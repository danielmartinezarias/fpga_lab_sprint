==> flow/design.v <==
`timescale 1ns / 1ps
module ALU_TimeTagger(
    input clk,
    input reset,
    input [5:0] dets,
    input ALU,
    input [23:0] CoinWindow,
    input [23:0] t0,t1,t2,t3,t4,t5,
    output reg [31:0] dontcareC,
    output reg [31:0] C_0,C_1,C_2,C_3,C_4,C_5,
    output reg [31:0] CC_01,CC_02,CC_03,CC_04,CC_05,
    output reg [31:0] CC_12,CC_13,CC_14,CC_15,
    output reg [31:0] CC_23,CC_24,CC_25,
    output reg [31:0] CC_34,CC_35,
    output reg [31:0] CC_45
    );
    reg [2:0] FSM;
    reg [23:0] tA,tB;
    reg coincidence;
    initial begin
        FSM             <= 3'd0;
        tA              <= 24'd0;
        tB              <= 24'd0;
        coincidence     <= 1'b0;
        dontcareC       <= 32'd0;
        C_0             <= 32'd0; 
        C_1             <= 32'd0;
        C_2             <= 32'd0;
        C_3             <= 32'd0;
        C_4             <= 32'd0;
        C_5             <= 32'd0;
        CC_01           <= 32'd0;
        CC_02           <= 32'd0;
        CC_03           <= 32'd0;
        CC_04           <= 32'd0;
        CC_05           <= 32'd0;
        CC_12           <= 32'd0;
        CC_13           <= 32'd0;
        CC_14           <= 32'd0;
        CC_15           <= 32'd0;
        CC_23           <= 32'd0;
        CC_24           <= 32'd0;
        CC_25           <= 32'd0;
        CC_34           <= 32'd0;
        CC_35           <= 32'd0;
        CC_45           <= 32'd0;
    end
    always@(posedge clk)begin
        if(reset)begin
            FSM     <= 4;
        end
        else begin
            case(FSM)
                0:begin 
                    if(ALU)begin
                        case(dets)
                            6'b000011:begin tA <= t0; tB <= t1; FSM <= 1;end
                            6'b000101:begin tA <= t0; tB <= t2; FSM <= 1;end
                            6'b001001:begin tA <= t0; tB <= t3; FSM <= 1;end
                            6'b010001:begin tA <= t0; tB <= t4; FSM <= 1;end
                            6'b100001:begin tA <= t0; tB <= t5; FSM <= 1;end
                            6'b000110:begin tA <= t1; tB <= t2; FSM <= 1;end
                            6'b001010:begin tA <= t1; tB <= t3; FSM <= 1;end
                            6'b010010:begin tA <= t1; tB <= t4; FSM <= 1;end
                            6'b100010:begin tA <= t1; tB <= t5; FSM <= 1;end
                            6'b001100:begin tA <= t2; tB <= t3; FSM <= 1;end
                            6'b010100:begin tA <= t2; tB <= t4; FSM <= 1;end
                            6'b100100:begin tA <= t2; tB <= t5; FSM <= 1;end
                            6'b011000:begin tA <= t3; tB <= t4; FSM <= 1;end
                            6'b101000:begin tA <= t3; tB <= t5; FSM <= 1;end
                            6'b110000:begin tA <= t4; tB <= t5; FSM <= 1;end
                            default:begin FSM <= 3; end
                        endcase
                    end
                end
                1:begin
                    if(tA<tB)begin 
                        tA <= tB; 
                        tB <= tA; 
                    end
                    FSM             <= 2;
                end
                2:begin
                        if((tA-tB)<=CoinWindow)begin
                             coincidence <= 1'b1;
                        end 
                        else begin
                            coincidence <= 1'b0;
                        end
                            FSM         <= 3;
                end
                3:begin
                    case(dets)
                        6'b000001:begin C_0 <= C_0 + 32'd1; end
                        6'b000010:begin C_1 <= C_1 + 32'd1; end
                        6'b000100:begin C_2 <= C_2 + 32'd1; end
                        6'b001000:begin C_3 <= C_3 + 32'd1; end
                        6'b010000:begin C_4 <= C_4 + 32'd1; end
                        6'b100000:begin C_5 <= C_5 + 32'd1; end
                        6'b000011:begin CC_01 <= CC_01 + coincidence; C_0 <= C_0 + 32'd1 ; C_1 <= C_1 + 32'd1 ; end
                        6'b000101:begin CC_02 <= CC_02 + coincidence; C_0 <= C_0 + 32'd1 ; C_2 <= C_2 + 32'd1 ; end
                        6'b001001:begin CC_03 <= CC_03 + coincidence; C_0 <= C_0 + 32'd1 ; C_3 <= C_3 + 32'd1 ; end
                        6'b010001:begin CC_04 <= CC_04 + coincidence; C_0 <= C_0 + 32'd1 ; C_4 <= C_4 + 32'd1 ; end
                        6'b100001:begin CC_05 <= CC_05 + coincidence; C_0 <= C_0 + 32'd1 ; C_5 <= C_5 + 32'd1 ; end
                        6'b000110:begin CC_12 <= CC_12 + coincidence; C_1 <= C_1 + 32'd1 ; C_2 <= C_2 + 32'd1 ; end
                        6'b001010:begin CC_13 <= CC_13 + coincidence; C_1 <= C_1 + 32'd1 ; C_3 <= C_3 + 32'd1 ; end
                        6'b010010:begin CC_14 <= CC_14 + coincidence; C_1 <= C_1 + 32'd1 ; C_4 <= C_4 + 32'd1 ; end
                        6'b100010:begin CC_15 <= CC_15 + coincidence; C_1 <= C_1 + 32'd1 ; C_5 <= C_5 + 32'd1 ; end
                        6'b001100:begin CC_23 <= CC_23 + coincidence; C_2 <= C_2 + 32'd1 ; C_3 <= C_3 + 32'd1 ; end
                        6'b010100:begin CC_24 <= CC_24 + coincidence; C_2 <= C_2 + 32'd1 ; C_4 <= C_4 + 32'd1 ; end
                        6'b100100:begin CC_25 <= CC_25 + coincidence; C_2 <= C_2 + 32'd1 ; C_5 <= C_5 + 32'd1 ; end
                        6'b011000:begin CC_34 <= CC_34 + coincidence; C_3 <= C_3 + 32'd1 ; C_4 <= C_4 + 32'd1 ; end
                        6'b101000:begin CC_35 <= CC_35 + coincidence; C_3 <= C_3 + 32'd1 ; C_5 <= C_5 + 32'd1 ; end
                        6'b110000:begin CC_45 <= CC_45 + coincidence; C_4 <= C_4 + 32'd1 ; C_5 <= C_5 + 32'd1 ; end
                        6'b000111:begin C_2 <= C_2 + 32'd1; C_1 <= C_1 + 32'd1; C_0 <= C_0 + 32'd1; end
                        6'b001011:begin C_3 <= C_3 + 32'd1; C_1 <= C_1 + 32'd1; C_0 <= C_0 + 32'd1; end
                        6'b010011:begin C_4 <= C_4 + 32'd1; C_1 <= C_1 + 32'd1; C_0 <= C_0 + 32'd1; end
                        6'b100011:begin C_5 <= C_5 + 32'd1; C_1 <= C_1 + 32'd1; C_0 <= C_0 + 32'd1; end
                        6'b001101:begin C_3 <= C_3 + 32'd1; C_2 <= C_2 + 32'd1; C_0 <= C_0 + 32'd1; end
                        6'b010101:begin C_4 <= C_4 + 32'd1; C_2 <= C_2 + 32'd1; C_0 <= C_0 + 32'd1; end
                        6'b100101:begin C_5 <= C_5 + 32'd1; C_2 <= C_2 + 32'd1; C_0 <= C_0 + 32'd1; end
                        6'b011001:begin C_4 <= C_4 + 32'd1; C_3 <= C_3 + 32'd1; C_0 <= C_0 + 32'd1; end
                        6'b101001:begin C_5 <= C_5 + 32'd1; C_3 <= C_3 + 32'd1; C_0 <= C_0 + 32'd1; end
                        6'b110001:begin C_5 <= C_5 + 32'd1; C_4 <= C_4 + 32'd1; C_0 <= C_0 + 32'd1; end
                        6'b001110:begin C_3 <= C_3 + 32'd1; C_2 <= C_2 + 32'd1; C_1 <= C_1 + 32'd1; end
                        6'b010110:begin C_4 <= C_4 + 32'd1; C_2 <= C_2 + 32'd1; C_1 <= C_1 + 32'd1; end
                        6'b100110:begin C_5 <= C_5 + 32'd1; C_2 <= C_2 + 32'd1; C_1 <= C_1 + 32'd1; end
                        6'b011010:begin C_4 <= C_4 + 32'd1; C_3 <= C_3 + 32'd1; C_1 <= C_1 + 32'd1; end
                        6'b101010:begin C_5 <= C_5 + 32'd1; C_3 <= C_3 + 32'd1; C_1 <= C_1 + 32'd1; end
                        6'b110010:begin C_5 <= C_5 + 32'd1; C_4 <= C_4 + 32'd1; C_1 <= C_1 + 32'd1; end
                        6'b011100:begin C_4 <= C_4 + 32'd1; C_3 <= C_3 + 32'd1; C_2 <= C_2 + 32'd1; end                        
                        6'b101100:begin C_5 <= C_5 + 32'd1; C_3 <= C_3 + 32'd1; C_2 <= C_2 + 32'd1; end
                        6'b110100:begin C_5 <= C_5 + 32'd1; C_4 <= C_4 + 32'd1; C_2 <= C_2 + 32'd1; end
                        6'b111000:begin C_5 <= C_5 + 32'd1; C_4 <= C_4 + 32'd1; C_3 <= C_3 + 32'd1; end
                        6'b001111:begin C_3 <= C_3 + 32'd1; C_2 <= C_2 + 32'd1; C_1 <= C_1 + 32'd1; C_0 <= C_0 + 32'd1; end
                        6'b010111:begin C_4 <= C_4 + 32'd1; C_2 <= C_2 + 32'd1; C_1 <= C_1 + 32'd1; C_0 <= C_0 + 32'd1; end
                        6'b011011:begin C_4 <= C_4 + 32'd1; C_3 <= C_3 + 32'd1; C_1 <= C_1 + 32'd1; C_0 <= C_0 + 32'd1; end
                        6'b011101:begin C_4 <= C_4 + 32'd1; C_3 <= C_3 + 32'd1; C_2 <= C_2 + 32'd1; C_0 <= C_0 + 32'd1; end
                        6'b011110:begin C_4 <= C_4 + 32'd1; C_3 <= C_3 + 32'd1; C_2 <= C_2 + 32'd1; C_1 <= C_1 + 32'd1; end
                        6'b100111:begin C_5 <= C_5 + 32'd1; C_2 <= C_2 + 32'd1; C_1 <= C_1 + 32'd1; C_0 <= C_0 + 32'd1; end
                        6'b101011:begin C_5 <= C_5 + 32'd1; C_3 <= C_3 + 32'd1; C_1 <= C_1 + 32'd1; C_0 <= C_0 + 32'd1; end
                        6'b101101:begin C_5 <= C_5 + 32'd1; C_3 <= C_3 + 32'd1; C_2 <= C_2 + 32'd1; C_0 <= C_0 + 32'd1; end
                        6'b101110:begin C_5 <= C_5 + 32'd1; C_3 <= C_3 + 32'd1; C_2 <= C_2 + 32'd1; C_1 <= C_1 + 32'd1; end
                        6'b110011:begin C_5 <= C_5 + 32'd1; C_4 <= C_4 + 32'd1; C_1 <= C_1 + 32'd1; C_0 <= C_0 + 32'd1; end
                        6'b110101:begin C_5 <= C_5 + 32'd1; C_4 <= C_4 + 32'd1; C_2 <= C_2 + 32'd1; C_0 <= C_0 + 32'd1; end
                        6'b110110:begin C_5 <= C_5 + 32'd1; C_4 <= C_4 + 32'd1; C_2 <= C_2 + 32'd1; C_1 <= C_1 + 32'd1; end
                        6'b111001:begin C_5 <= C_5 + 32'd1; C_4 <= C_4 + 32'd1; C_3 <= C_3 + 32'd1; C_0 <= C_0 + 32'd1; end
                        6'b111010:begin C_5 <= C_5 + 32'd1; C_4 <= C_4 + 32'd1; C_3 <= C_3 + 32'd1; C_1 <= C_1 + 32'd1; end
                        6'b111100:begin C_5 <= C_5 + 32'd1; C_4 <= C_4 + 32'd1; C_3 <= C_3 + 32'd1; C_2 <= C_2 + 32'd1; end
                        6'b011111:begin C_4 <= C_4 + 32'd1; C_3 <= C_3 + 32'd1; C_2 <= C_2 + 32'd1; C_1 <= C_1 + 32'd1; C_0 <= C_0 + 32'd1; end
                        6'b101111:begin C_5 <= C_5 + 32'd1; C_3 <= C_3 + 32'd1; C_2 <= C_2 + 32'd1; C_1 <= C_1 + 32'd1; C_0 <= C_0 + 32'd1; end
                        6'b110111:begin C_5 <= C_5 + 32'd1; C_4 <= C_4 + 32'd1; C_2 <= C_2 + 32'd1; C_1 <= C_1 + 32'd1; C_0 <= C_0 + 32'd1; end
                        6'b111011:begin C_5 <= C_5 + 32'd1; C_4 <= C_4 + 32'd1; C_3 <= C_3 + 32'd1; C_1 <= C_1 + 32'd1; C_0 <= C_0 + 32'd1; end
                        6'b111101:begin C_5 <= C_5 + 32'd1; C_4 <= C_4 + 32'd1; C_3 <= C_3 + 32'd1; C_2 <= C_2 + 32'd1; C_0 <= C_0 + 32'd1; end
                        6'b111110:begin C_5 <= C_5 + 32'd1; C_4 <= C_4 + 32'd1; C_3 <= C_3 + 32'd1; C_2 <= C_2 + 32'd1; C_1 <= C_1 + 32'd1; end
                        6'b111111:begin C_5 <= C_5 + 32'd1; C_4 <= C_4 + 32'd1; C_3 <= C_3 + 32'd1; C_2 <= C_2 + 32'd1; C_1 <= C_1 + 32'd1; C_0 <= C_0 + 32'd1;end
                        default:begin dontcareC <= dontcareC + 32'd1; end
                    endcase
                    coincidence <= 1'b0;
                    FSM         <= 0;
                end
                4:begin
                    FSM             <= 3'd0;
                    tA              <= 24'd0;
                    tB              <= 24'd0;
                    coincidence     <= 1'b0;
                    dontcareC       <= 32'd0;
                    C_0             <= 32'd0; 
                    C_1             <= 32'd0;
                    C_2             <= 32'd0;
                    C_3             <= 32'd0;
                    C_4             <= 32'd0;
                    C_5             <= 32'd0;
                    CC_01           <= 32'd0;
                    CC_02           <= 32'd0;
                    CC_03           <= 32'd0;
                    CC_04           <= 32'd0;
                    CC_05           <= 32'd0;
                    CC_12           <= 32'd0;
                    CC_13           <= 32'd0;
                    CC_14           <= 32'd0;
                    CC_15           <= 32'd0;
                    CC_23           <= 32'd0;
                    CC_24           <= 32'd0;
                    CC_25           <= 32'd0;
                    CC_34           <= 32'd0;
                    CC_35           <= 32'd0;
                    CC_45           <= 32'd0;
                end
            endcase
        end 
    end
endmodule
Reports on ALU_TimeTagger
Tool output for the design above, in the order of the flow.
Lines are those of the file above, counted from 1.
{"block": "setup", "top": "ALU_TimeTagger", "clock": "clk", "cell_library": "sky130hd", "pvt_corner": "tt_025C_1v80"}

Elaborated design
Source: Yosys, flattened and elaborated, memories not mapped. Widths are those after wreduce. Registers that Yosys merges into a memory's read port (data or address) are not register bits. Print and check cells do not count.
{"block": "bits", "clocked_rd_ports_x_width": 0, "mem_bits_ro": 0, "out_inout_bits": 704, "in_bits": 177, "latch_bits": 0, "mem_count": 0, "regBits": 756, "mem_bits_rw": 0}
{"block": "classes", "n_logic": 1, "n_addsub": 23, "n_mux": 57, "n_reduce_logical": 48, "n_div": 0, "compare": 2, "n_mul": 0, "shifts": 0, "equal": 93}
{"block": "op_table", "op": "parallel mux 32 bit (select 2 bit)", "n": 22}
{"block": "op_table", "op": "two-way mux 32 bit", "n": 22}
{"block": "op_table", "op": "adder 32 x 1 -> 32 bit", "n": 15}
{"block": "op_table", "op": "parallel mux 24 bit (select 5 bit)", "n": 2}
{"block": "op_table", "op": "adder 32 x 1 -> 32 bit with constant B", "n": 7}
{"block": "op_table", "op": "OR reduction 32 bit", "n": 6}
{"block": "op_table", "op": "equality test 6 bit with constant B", "n": 32}
{"block": "op_table", "op": "parallel mux 24 bit (select 3 bit)", "n": 2}
{"block": "op_table", "op": "equality test 6 x 5 -> 1 bit with constant B", "n": 16}
{"block": "op_table", "op": "two-way mux 24 bit", "n": 4}
{"block": "op_table", "op": "AND reduction 3 bit", "n": 22}
{"block": "op_table", "op": "OR reduction 63 bit", "n": 1}
{"block": "op_table", "op": "!= test 2 bit with constant B", "n": 24}
{"block": "op_table", "op": "equality test 6 x 4 -> 1 bit with constant B", "n": 8}
{"block": "op_table", "op": "subtractor 24 bit", "n": 1}
{"block": "op_table", "op": "less-or-equal comparator 24 bit", "n": 1}
{"block": "op_table", "op": "less-than comparator 24 bit", "n": 1}
{"block": "op_table", "op": "equality test 6 x 3 -> 1 bit with constant B", "n": 4}
{"block": "op_table", "op": "OR reduction 15 bit", "n": 1}
{"block": "op_table", "op": "equality test 6 x 2 -> 1 bit with constant B", "n": 2}
{"block": "op_table", "op": "!= test 6 x 5 -> 1 bit with constant B", "n": 2}
{"block": "op_table", "op": "parallel mux 3 bit (select 4 bit)", "n": 1}
{"block": "op_table", "op": "AND reduction 5 bit", "n": 2}
{"block": "op_table", "op": "OR reduction 5 bit", "n": 2}
{"block": "op_table", "op": "OR reduction 4 bit", "n": 2}
{"block": "op_table", "op": "OR reduction 2 bit", "n": 3}
{"block": "op_table", "op": "equality test 3 x 2 -> 1 bit with constant B", "n": 2}
{"block": "op_table", "op": "OR reduction 3 bit", "n": 2}
Other operator kinds: 13; their cells: 15.

Longest topological paths
Longest topological path by Yosys (ltp), each cell counted once; first at word level (registers and memories cut), then after technology mapping (sequential cells cut; the memories' decode and read muxes count).
{"block": "logic_depth", "ltp_word": 5, "abc_area": 0, "ltp_mapped": 17}

Mapped cells and area
Yosys stat after the flow's synthesis: flattened, memories mapped to cells. It holds for the ABC_AREA given above (unset counts as 0); a run with the other value may have another netlist.
Totals and module areas in this step are rounded.
{"block": "by_type", "cell": "sky130_fd_sc_hd__edfxtp_1", "n": 753, "type_area_um2": 2.26E+04}
{"block": "by_type", "cell": "sky130_fd_sc_hd__xor2_1", "n": 389, "type_area_um2": 3.41E+03}
{"block": "by_type", "cell": "sky130_fd_sc_hd__nor2_1", "n": 700, "type_area_um2": 2627.52}
{"block": "by_type", "cell": "sky130_fd_sc_hd__xnor2_1", "n": 189, "type_area_um2": 1.66E+03}
{"block": "by_type", "cell": "sky130_fd_sc_hd__nand2_1", "n": 353, "type_area_um2": 1.33E+03}
{"block": "by_type", "cell": "sky130_fd_sc_hd__nand3_1", "n": 252, "type_area_um2": 1261.21}
{"block": "by_type", "cell": "sky130_fd_sc_hd__ha_1", "n": 85, "type_area_um2": 1063.52}
{"block": "by_type", "cell": "sky130_fd_sc_hd__a21oi_1", "n": 206, "type_area_um2": 1.03E+03}
{"block": "by_type", "cell": "sky130_fd_sc_hd__nand4_1", "n": 139, "type_area_um2": 869.584}
{"block": "by_type", "cell": "sky130_fd_sc_hd__and3_1", "n": 116, "type_area_um2": 725.696}
{"block": "by_type", "cell": "sky130_fd_sc_hd__or3_1", "n": 112, "type_area_um2": 700.672}
{"block": "by_type", "cell": "sky130_fd_sc_hd__o21ai_0", "n": 128, "type_area_um2": 640.614}
{"block": "by_type", "cell": "sky130_fd_sc_hd__clkbuf_1", "n": 143, "type_area_um2": 536.765}
{"block": "by_type", "cell": "sky130_fd_sc_hd__a221o_1", "n": 50, "type_area_um2": 500.48}
{"block": "by_type", "cell": "sky130_fd_sc_hd__and4_1", "n": 57, "type_area_um2": 499.229}
{"block": "by_type", "cell": "sky130_fd_sc_hd__a222oi_1", "n": 48, "type_area_um2": 480.461}
{"block": "by_type", "cell": "sky130_fd_sc_hd__inv_1", "n": 108, "type_area_um2": 405.389}
{"block": "by_type", "cell": "sky130_fd_sc_hd__and2_1", "n": 56, "type_area_um2": 350.336}
Other cell types: 46; their cells: 220.
{"block": "mapped", "ff_cells": 756, "stdcells": 4104, "seq_area_mm2": 0.0227, "area_mm2": 0.0423, "buffers": 159}

Path before layout
Path of least setup slack by OpenSTA after synthesis, without wires, with an ideal clock, recovery checks aside; 20% of the period is set as input and as output delay. Where synthesis merged equal registers, the netlist keeps one of their names.
{"block": "synth_path", "path_type": "input to register", "start": "in dets[4]", "end": "reg CC_45[0]", "path_buffers": 4, "arrival_ns": 4.313, "setup_slack_ns": 3.396, "driving_pins": 8, "tclk_ns": 8.13, "required_ns": 7.709, "setup_ns": 0.421, "path_delay_ns": 3.108, "t_first_pin_ns": 1.626, "synth_period_reached_ns": 4.734}
"path_delay_ns" = arrival - input delay + setup time.
"driving_pins": output pins that drive a net of the path, with the launching flip-flop's if there is one; two outputs of one cell count as two.
"synth_period_reached_ns" = period - worst setup slack (recovery checks aside). The figure is calculated, with input and output delays left at 20% of the set period.
Between the ends stands the longest chain of elaborated cells between them, by number of cells; it is not shown to be the way that was timed. Of several equally long chains one is given.
A line is the first line of the expression or statement that the cell stems from. Yosys adds cells for indexed reads and writes and turns some case tables into memories.
Only ways into the end's enable, where the timed path ends, are counted here.
{"block": "synth_via", "path_cell_list": "sky130_fd_sc_hd__buf_2 -> sky130_fd_sc_hd__clkbuf_1 -> sky130_fd_sc_hd__and3_1 -> sky130_fd_sc_hd__and2_1 -> sky130_fd_sc_hd__clkbuf_1 -> sky130_fd_sc_hd__clkbuf_1 -> sky130_fd_sc_hd__nor2_1 -> sky130_fd_sc_hd__nor2_1", "elab_chain_len": 3, "cone_cells": 3, "cone_classes": "eq/ne: 2; reduce/logical: 1"}
{"block": "synth_lines", "item": "start: declaration", "line": 5, "text": "input [5:0] dets,"}
{"block": "synth_lines", "item": "equality test 6 bit", "line": 93, "text": "case(dets)"}
{"block": "synth_lines", "item": "!= test 2 bit"}
{"block": "synth_lines", "item": "AND reduction 3 bit"}
{"block": "synth_lines", "item": "end: assignment", "line": 114, "text": "6'b110000:begin CC_45 <= CC_45 + coincidence; C_4 <= C_4 + 32'd1 ; C_5 <= C_5 + 32'd1 ; end"}
{"block": "synth_lines", "item": "end: assignment", "line": 188, "text": "CC_45           <= 32'd0;"}
{"block": "synth_lines", "item": "end: declaration", "line": 15, "text": "output reg [31:0] CC_45"}

Worst path after layout
From the final timing report of record 1: the path of least setup slack in the routed layout; clock arrival at registers is part of the times.
{"block": "layout_path", "path_type": "input to register", "start": "in dets[0]", "end": "reg tB[12]", "setup_ns": 0.25, "arrival_ns": 5.04, "driving_pins": 7, "path_buffers": 2, "t_first_pin_ns": 1.21, "required_ns": 6.47, "setup_slack_ns": 1.43, "tclk_ns": 6.05}
Between the ends stands the longest chain of elaborated cells between them, by number of cells; it is not shown to be the way that was timed. Of several equally long chains one is given.
A register here has more assigning lines than the two given.
Ways into the end's enable are left out, as the timed path ends at the data pin.
{"block": "layout_via", "path_cell_list": "sky130_fd_sc_hd__clkdlybuf4s50_1 -> sky130_fd_sc_hd__nor2b_1 -> sky130_fd_sc_hd__o211a_1 -> sky130_fd_sc_hd__or4_4 -> sky130_fd_sc_hd__nor3_4 -> sky130_fd_sc_hd__buf_4 -> sky130_fd_sc_hd__a221o_1", "elab_chain_len": 5, "cone_cells": 22, "cone_classes": "eq/ne: 15; mux: 3; reduce/logical: 4"}
{"block": "layout_lines", "item": "start: declaration", "line": 5, "text": "input [5:0] dets,"}
{"block": "layout_lines", "item": "equality test 6 bit", "line": 56, "text": "case(dets)"}
{"block": "layout_lines", "item": "OR reduction 5 bit"}
{"block": "layout_lines", "item": "parallel mux 24 bit (select 5 bit)", "line": 56}
{"block": "layout_lines", "item": "two-way mux 24 bit", "line": 55, "text": "if(ALU)begin"}
{"block": "layout_lines", "item": "parallel mux 24 bit (select 3 bit)", "line": 53, "text": "case(FSM)"}
{"block": "layout_lines", "item": "end: assignment", "line": 57, "text": "6'b000011:begin tA <= t0; tB <= t1; FSM <= 1;end"}
{"block": "layout_lines", "item": "end: assignment", "line": 79, "text": "tB <= tA;"}
{"block": "layout_lines", "item": "end: declaration", "line": 18, "text": "reg [23:0] tA,tB;"}

Data sheet: physical implementation of ALU_TimeTagger

Measured data: module ALU_TimeTagger, platform sky130hd, 2 stored runs of the flow under differing settings, order arbitrary. Input and output delays are each 20% of the period that was set; the output load is 0.01 pF.
"period_reached_ns" means the clock period less the worst setup slack. The figure is calculated, with input and output delays left at 20% of the set period.
Results are given in rounded form.

{"run": "record 1", "settings": { "period_ns": 6.05, "CORE_UTILIZATION": 36, "SETUP_SLACK_MARGIN": 0.37, "CELL_PAD_IN_SITES_GLOBAL_PLACEMENT": 2, "TNS_END_PERCENT": 20, "CAP_MARGIN": 10, "SLEW_MARGIN": 5, "MIN_ROUTING_LAYER": "met2", "MAX_ROUTING_LAYER": "met5", "CORE_MARGIN": 2 }, "results": { "synth_area_mm2": 0.0423, "die_area_mm2": 0.12, "post_route_stdcell_area_mm2": 0.0557, "worst_setup_slack_ns": 1.43, "total_negative_slack_ns": 0.000, "hold_worst_slack_ns": 0.578, "period_reached_ns": 4.617 }}
{"run": "record 2", "settings": { "period_ns": 4.2, "SETUP_SLACK_MARGIN": 0.92, "CAP_MARGIN": 20, "CORE_MARGIN": 2, "CORE_UTILIZATION": 40, "SLEW_MARGIN": 20 }, "results": { "synth_area_mm2": 0.0423, "die_area_mm2": 0.108, "post_route_stdcell_area_mm2": 0.0563, "worst_setup_slack_ns": 0.676, "total_negative_slack_ns": 0.000, "hold_worst_slack_ns": 0.591, "period_reached_ns": 3.524 }}
