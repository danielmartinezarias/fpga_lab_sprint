==> flow/design.v <==
`timescale 1ns / 1ps
module ADS1278(
    input wire clk,             
    input wire [12:0] half_period,    
    input wire enable,          
    input wire start,           
    output reg done,            
    input wire reset,           
    output reg SYNC,            
    input wire MISO,            
    output wire SCLK,            
    input wire DRDY,            
    output reg nPWRDN,           
    output reg [23:0] ADC_0,    
    output reg [23:0] ADC_1,    
    output reg [23:0] ADC_2,    
    output reg [23:0] ADC_3,    
    output reg [23:0] ADC_4,    
    output reg [23:0] ADC_5,    
    output reg [23:0] ADC_6,    
    output reg [23:0] ADC_7,     
    input wire [15:0] SYNC_low_reg,  
    output reg [31:0] t_sync_to_drdy  
    );
    wire clk_SPI;        
    reg clk_SPI_reg;                
    reg [7:0] bit_counter;       
    reg [191:0] shift_reg;       
    reg [2:0] state;             
    reg scl_enable;              
    reg [31:0] timeout;          
    reg [31:0] counter;
    reg state_clk;
    reg clk_SPI_pos;
    reg clk_SPI_neg;
    reg [12:0] counter2;
    reg [6:0] counter3;
    assign clk_SPI = clk_SPI_reg;
    reg enable_clk_spi;
    reg SCLK_reg;
    reg [15:0] counter4;
    assign SCLK = SCLK_reg;
    localparam IDLE      = 3'd0;
    localparam SYNC_LOW  = 3'd1;
    localparam SYNC_HIGH = 3'd2;
    localparam READ_DATA = 3'd3;
    localparam DONE      = 3'd4;
    localparam DRDY_ST   = 3'd5;
    localparam SCLK_EN   = 3'd6;
    localparam P_WAIT    = 3'd7;
    initial begin
        SYNC            <= 1'b1;
        done            <= 1'b1;
        bit_counter     <= 8'd0;
        scl_enable      <= 1'b0;
        shift_reg       <= 192'd0;
        ADC_0           <= 24'd0;
        ADC_1           <= 24'd0;
        ADC_2           <= 24'd0;
        ADC_3           <= 24'd0;
        ADC_4           <= 24'd0;
        ADC_5           <= 24'd0;
        ADC_6           <= 24'd0;
        ADC_7           <= 24'd0;
        state           <= IDLE;
        counter         <= 32'd0;
        counter2        <= 13'd0;
        counter3        <= 7'd0;
        counter4        <= 16'd0;
        timeout         <= 32'd100000000;
        state_clk       <= 1'b0;
        clk_SPI_pos     <= 1'b0;
        clk_SPI_neg     <= 1'b0;
        clk_SPI_reg     <= 1'b0;
        enable_clk_spi  <= 1'b1;
        t_sync_to_drdy  <= 32'd0;
        SCLK_reg        <= 1'b0;
        nPWRDN          <= 1'b0;
    end
    always @(posedge clk) begin
        case(state_clk)
            0:begin
                clk_SPI_neg     <= 1'b0;
                if(counter2<half_period)begin
                    counter2         <= counter2 + 13'd1;
                end
                else begin
                    if(enable_clk_spi)begin 
                        clk_SPI_reg     <= 1'b1;
                        clk_SPI_pos     <= 1'b1;
                        counter2        <= 13'd0;
                        state_clk       <= 1;
                        if(scl_enable)begin
                            SCLK_reg    <= ~clk_SPI_reg;
                        end
                        else begin
                            SCLK_reg    <= 1'b0;
                        end
                    end
                end
            end
            1:begin
                clk_SPI_pos     <= 1'b0;
                if(counter2<half_period)begin
                    counter2         <= counter2 + 13'd1;
                end
                else begin
                    clk_SPI_reg     <= 1'b0;
                    clk_SPI_neg     <= 1'b1;
                    counter2        <= 13'd0;
                    state_clk       <= 0;
                    if(scl_enable)begin
                        SCLK_reg    <= ~clk_SPI_reg;
                    end
                    else begin
                        SCLK_reg    <= 1'b0;
                    end
                end
            end
        endcase
        if (reset) begin
            SYNC            <= 1'b1;
            done            <= 1'b1;
            bit_counter     <= 8'd0;
            scl_enable      <= 1'b0;
            enable_clk_spi  <= 1'b1;
            nPWRDN          <= 1'b0;
            counter         <= 32'd0;
            counter2        <= 13'd0;
            counter3        <= 7'd0;
            counter4        <= 16'd0;
            state           <= IDLE;
            state_clk       <= 1'b0;
        end else begin
            case (state)
                IDLE: begin
                    SYNC            <= 1'b1;
                    bit_counter     <= 8'd0;
                    scl_enable      <= 1'b0;
                    enable_clk_spi  <= 1'b1;
                    counter         <= 32'd0;
                    counter3        <= 7'd0;
                    counter4        <= 16'd0;
                    if (start && enable) begin
                        state           <= P_WAIT;  
                        nPWRDN          <= 1'b1;   
                        done            <= 1'b0;
                    end
                    else begin
                        nPWRDN          <= 1'b0;   
                    end
                end
                P_WAIT: begin
                    if (clk_SPI_pos) begin
                        if (counter < 32'd130) begin
                            counter <= counter + 32'd1;
                        end else begin
                            counter <= 32'd0;
                            state   <= SYNC_LOW;  
                        end
                    end
                end
                SYNC_LOW:begin 
                    if(clk_SPI_pos)begin
                        SYNC            <= 1'b0;
                        if(counter4<SYNC_low_reg)begin
                            counter4    <= counter4 + 16'd1;
                        end
                        else begin
                            state       <= SYNC_HIGH; 
                            counter4    <= 16'd0;
                        end
                    end
                end
                SYNC_HIGH: begin
                    if(clk_SPI_pos)begin 
                        SYNC                <= 1'b1;  
                        enable_clk_spi      <= 1'b0;
                        state               <= DRDY_ST;  
                    end
                end
                DRDY_ST: begin  
                    if (!DRDY) begin   
                        counter         <= 32'd0;
                        t_sync_to_drdy  <= counter;
                        state           <= SCLK_EN;
                    end
                    else begin
                        if(counter<timeout)begin 
                            counter     <= counter + 32'd1;
                        end
                        else begin
                            ADC_0       <= counter[23:0];
                            ADC_1       <= 24'd999;
                            ADC_2       <= 24'd999;
                            ADC_3       <= 24'd999;
                            ADC_4       <= 24'd999;
                            ADC_5       <= 24'd999;
                            ADC_6       <= 24'd999;
                            ADC_7       <= 24'd999;
                            counter     <= 32'd0;
                            enable_clk_spi      <= 1'b1;
                            nPWRDN              <= 1'b0;   
                            done        <= 1'b1;
                            state       <= IDLE;
                        end
                    end
                end
                SCLK_EN: begin
                    if(counter3<7'd94)begin 
                        counter3        <= counter3 + 7'd1;
                    end
                    else begin
                        counter3        <= 7'd0;
                        bit_counter     <= 8'd0;
                        enable_clk_spi  <= 1'b1;
                        scl_enable      <= 1'b1;
                        state <= READ_DATA;
                    end
                end
                READ_DATA: begin
                    if(clk_SPI_pos)begin
                        if (bit_counter < 8'd191) begin
                            bit_counter     <= bit_counter + 8'd1;
                        end else begin
                            bit_counter     <= 8'd0;   
                            scl_enable      <= 1'b0;
                            state           <= DONE;
                        end
                        shift_reg           <= {shift_reg[190:0], MISO};   
                    end
                end
                DONE: begin
                    if(clk_SPI_neg)begin
                        done <= 1'b1;    
                        nPWRDN <= 1'b0;  
                        ADC_0 <= shift_reg[191:168];
                        ADC_1 <= shift_reg[167:144];
                        ADC_2 <= shift_reg[143:120];
                        ADC_3 <= shift_reg[119:96];
                        ADC_4 <= shift_reg[95:72];
                        ADC_5 <= shift_reg[71:48];
                        ADC_6 <= shift_reg[47:24];
                        ADC_7 <= shift_reg[23:0];
                        state       <= IDLE;   
                        counter     <= 32'd0;
                    end
                end
                default: state <= IDLE;
            endcase
        end
    end
endmodule
# From RTL to reports: ADS1278
# What the tools print for ADS1278, step after step.
# Line numbers count from 1 in the design file above.
# Operators carry their Yosys type and port widths (W data, S select, Z words).
# Cell names lack the library's common part.
# The mark n/a stands for no value.
# design
top_module,ADS1278
clock_port,clk
library,sky130hd
lib_corner,tt_025C_1v80

# Word-level counts
# Yosys after proc, flatten, opt, wreduce and memory -nomap, before mapping. Memory bits, and registers merged into a memory's read port (data or address), are not among the register bits. Print and check cells are not counted. Equal cells are merged and count once.
# word_totals
output_inout_bits,228
ff_bits,505
elab_cells,176
# op_classes
n_mux,86
reduce_and_logical,25
bitwise,4
add_sub_neg,5
n_eq,24
cmp,6
# op_table
op,n
$pmux W24 S2,8
$mux W24,12
$mux W32,5
$pmux W32 S4,1
$mux W13,3
$mux W3,12
$add A32 B1 Y32 const B,1
$lt A32 B27 Y1 const B,1
$lt A32 B8 Y1 const B,1
$pmux W16 S2,1
$mux W16,2
$ne A2 B2 Y1 const B,15
$pmux W13 S2,1
$pmux W8 S3,1
$pmux W3 S8,1
$mux W1,24
$mux W8,3
$reduce_and A3 Y1,6
$add A16 B1 Y16 const B,1
$lt A16 B16 Y1,1
$reduce_and A5 Y1,3
$pmux W7 S2,1
$add A13 B1 Y13 const B,1
$lt A13 B13 Y1,1
$reduce_and A12 Y1,1
$eq A3 B3 Y1 const B,4
$pmux W1 S3,4
$pmux W1 S2,5
# Not listed: further kinds 18, cells in them 30.

# Depth
# Longest topological path by Yosys (ltp), each cell counted once; first at word level (registers and memories cut), then after technology mapping (sequential cells cut; the memories' decode and read muxes count).
# logic_depth
word_depth,5
ABC_AREA,0
ltp_mapped,9
ltp_nobuf,8

# Netlist
# The flow's flattened synthesis, as Yosys stat reports it; memories are mapped. The netlist is that of the ABC_AREA named above (0 if unset); the other value can give another one.
# The area totals of this step are shown rounded.
# synth_totals
yosys_area_um2,19000
buffers,45
cells,1265
flip_flops,505
# types
cell_type,n
edfxtp_1,420
dfxtp_1,85
and2_1,117
ha_1,32
or3_1,60
nor2_1,78
mux2_2,23
nand2_1,59
a21oi_1,39
xor2_1,20
xnor2_1,19
nand3_1,33
clkbuf_1,39
inv_1,38
o21ai_0,27
and3_1,19
nand4_1,15
nor3_1,18
# Not listed: further types 44, cells in them 124.

# Timing after synthesis
# Source: OpenSTA report_checks on the synthesized netlist (no wires, ideal clock, input and output delay 20% of the period each), path of least setup slack; recovery checks are left aside. Register names are those of the netlist, which keeps one name where synthesis merged equal registers.
# synth_path
path_type,input to register
from,input port reset
to,register ADC_0[0]
launch_ps,4160
path_stages,3
delay_ps,14367
t_required_ps,19820
period_ps,20800
arrival_ps,17547
path_buffers,2
slack_ps,2273
in_delay_ps,4160
period_less_setup_slack_ps,18527
# "delay_ps" is the arrival time less input delay plus setup time.
# "path_stages" counts driving pins, that of a launching flip-flop among them; a cell with two outputs on the path counts twice.
# "period_less_setup_slack_ps" is the clock period less the worst setup slack; recovery checks do not enter. This is arithmetic on one report: input and output delays are still those of the set period (20% each).
# Between the ends stands the longest chain of elaborated cells between them, by number of cells; it is not shown to be the way that was timed. Of several equally long chains one is given.
# A line is the first line of the expression or statement that the cell stems from. Yosys adds cells for indexed reads and writes and turns some case tables into memories.
# synth_via
cell_sequence,clkbuf_1 clkbuf_1 nor3_1
elab_chain_len,2
cells_between,2
# synth_rtl
item,line,source
"start, declared",8,"input wire reset,"
$not A1 Y1,n/a,
$reduce_and A5 Y1,n/a,
"end, assigned",193,ADC_0       <= counter[23:0];
"end, assigned",237,ADC_0 <= shift_reg[191:168];
"end, declared",14,"output reg [23:0] ADC_0,"

# Timing after layout
# Path of least setup slack in the final report of run A (OpenROAD, finished layout, wires in). Where an end is a register, its clock arrival counts in the times.
# The path's times are printed in steps of 10 ps; the period is the one set.
# layout_path
path_type,input to register
from,input port reset
to,register shift_reg[76]
arrival_ps,5490
path_stages,5
t_required_ps,14040
in_delay_ps,2760
path_buffers,4
slack_ps,8550
launch_ps,2760
period_ps,13800
# Between the ends stands the longest chain of elaborated cells between them, by number of cells; it is not shown to be the way that was timed. Of several equally long chains one is given.
# layout_via
cell_sequence,clkdlybuf4s50_1 buf_4 nor3_2 buf_4 buf_4
elab_chain_len,2
cells_between,2
# layout_rtl
item,line,source
"start, declared",8,"input wire reset,"
$not A1 Y1,n/a,
$reduce_and A3 Y1,n/a,
"end, assigned",230,"shift_reg           <= {shift_reg[190:0], MISO};"
"end, declared",28,reg [191:0] shift_reg;

# Measured data: module ADS1278, platform sky130hd, 2 stored runs of the flow under differing settings, order arbitrary. Input and output delays are each 20% of the period that was set; the output load is 0.01 pF.
# By "timing.achieved_period_ps" is meant the clock period of the run minus its worst setup slack. This is arithmetic on one report: input and output delays are still those of the set period (20% each).
# "worstPathTime_ps" = time allowed to the worst setup path (clock period - input delay - output delay, where it has them) - its slack; a late launch clock adds to it, a late capture clock takes from it.
# "fin_power_mw" rests on the timing tool's default activity at the inputs, not on a simulated workload.
# "worstPathTime_ps" is given in steps of 10 ps.
# The results are shown rounded.
# Among the settings, . means not set for that run.
stored run,period_ns,CORE_UTILIZATION,PLACE_DENSITY_LB_ADDON,HOLD_SLACK_MARGIN,CELL_PAD_IN_SITES_GLOBAL_PLACEMENT,CELL_PAD_IN_SITES_DETAIL_PLACEMENT,ABC_AREA,GPL_ROUTABILITY_DRIVEN,CTS_CLUSTER_SIZE,SLEW_MARGIN,MIN_ROUTING_LAYER,CAP_MARGIN,CORE_MARGIN,SETUP_SLACK_MARGIN,CTS_CLUSTER_DIAMETER,MAX_ROUTING_LAYER,yosys.chip_area_um2,die_area_um2,final_stdcell_area_um2,util_frac,timing.setup.ws_ps,final_setup_tns_ps,hold_ws_ps,fin_power_mw,timing.achieved_period_ps,worstPathTime_ps,worst_path_kind
run A,13.8,33,0.25,0.29,0,2,0,0,28,15,met2,20,2,.,.,.,19000,59500,24500,0.432,8550,0,412,3.80,5249,2490,input to register
run B,28.3,42,0.07,0.11,.,.,0,1,.,10,.,20,9,5.0,58,met4,19000,53200,24000,0.539,20500,0,435,1.70,7818,2160,input to register
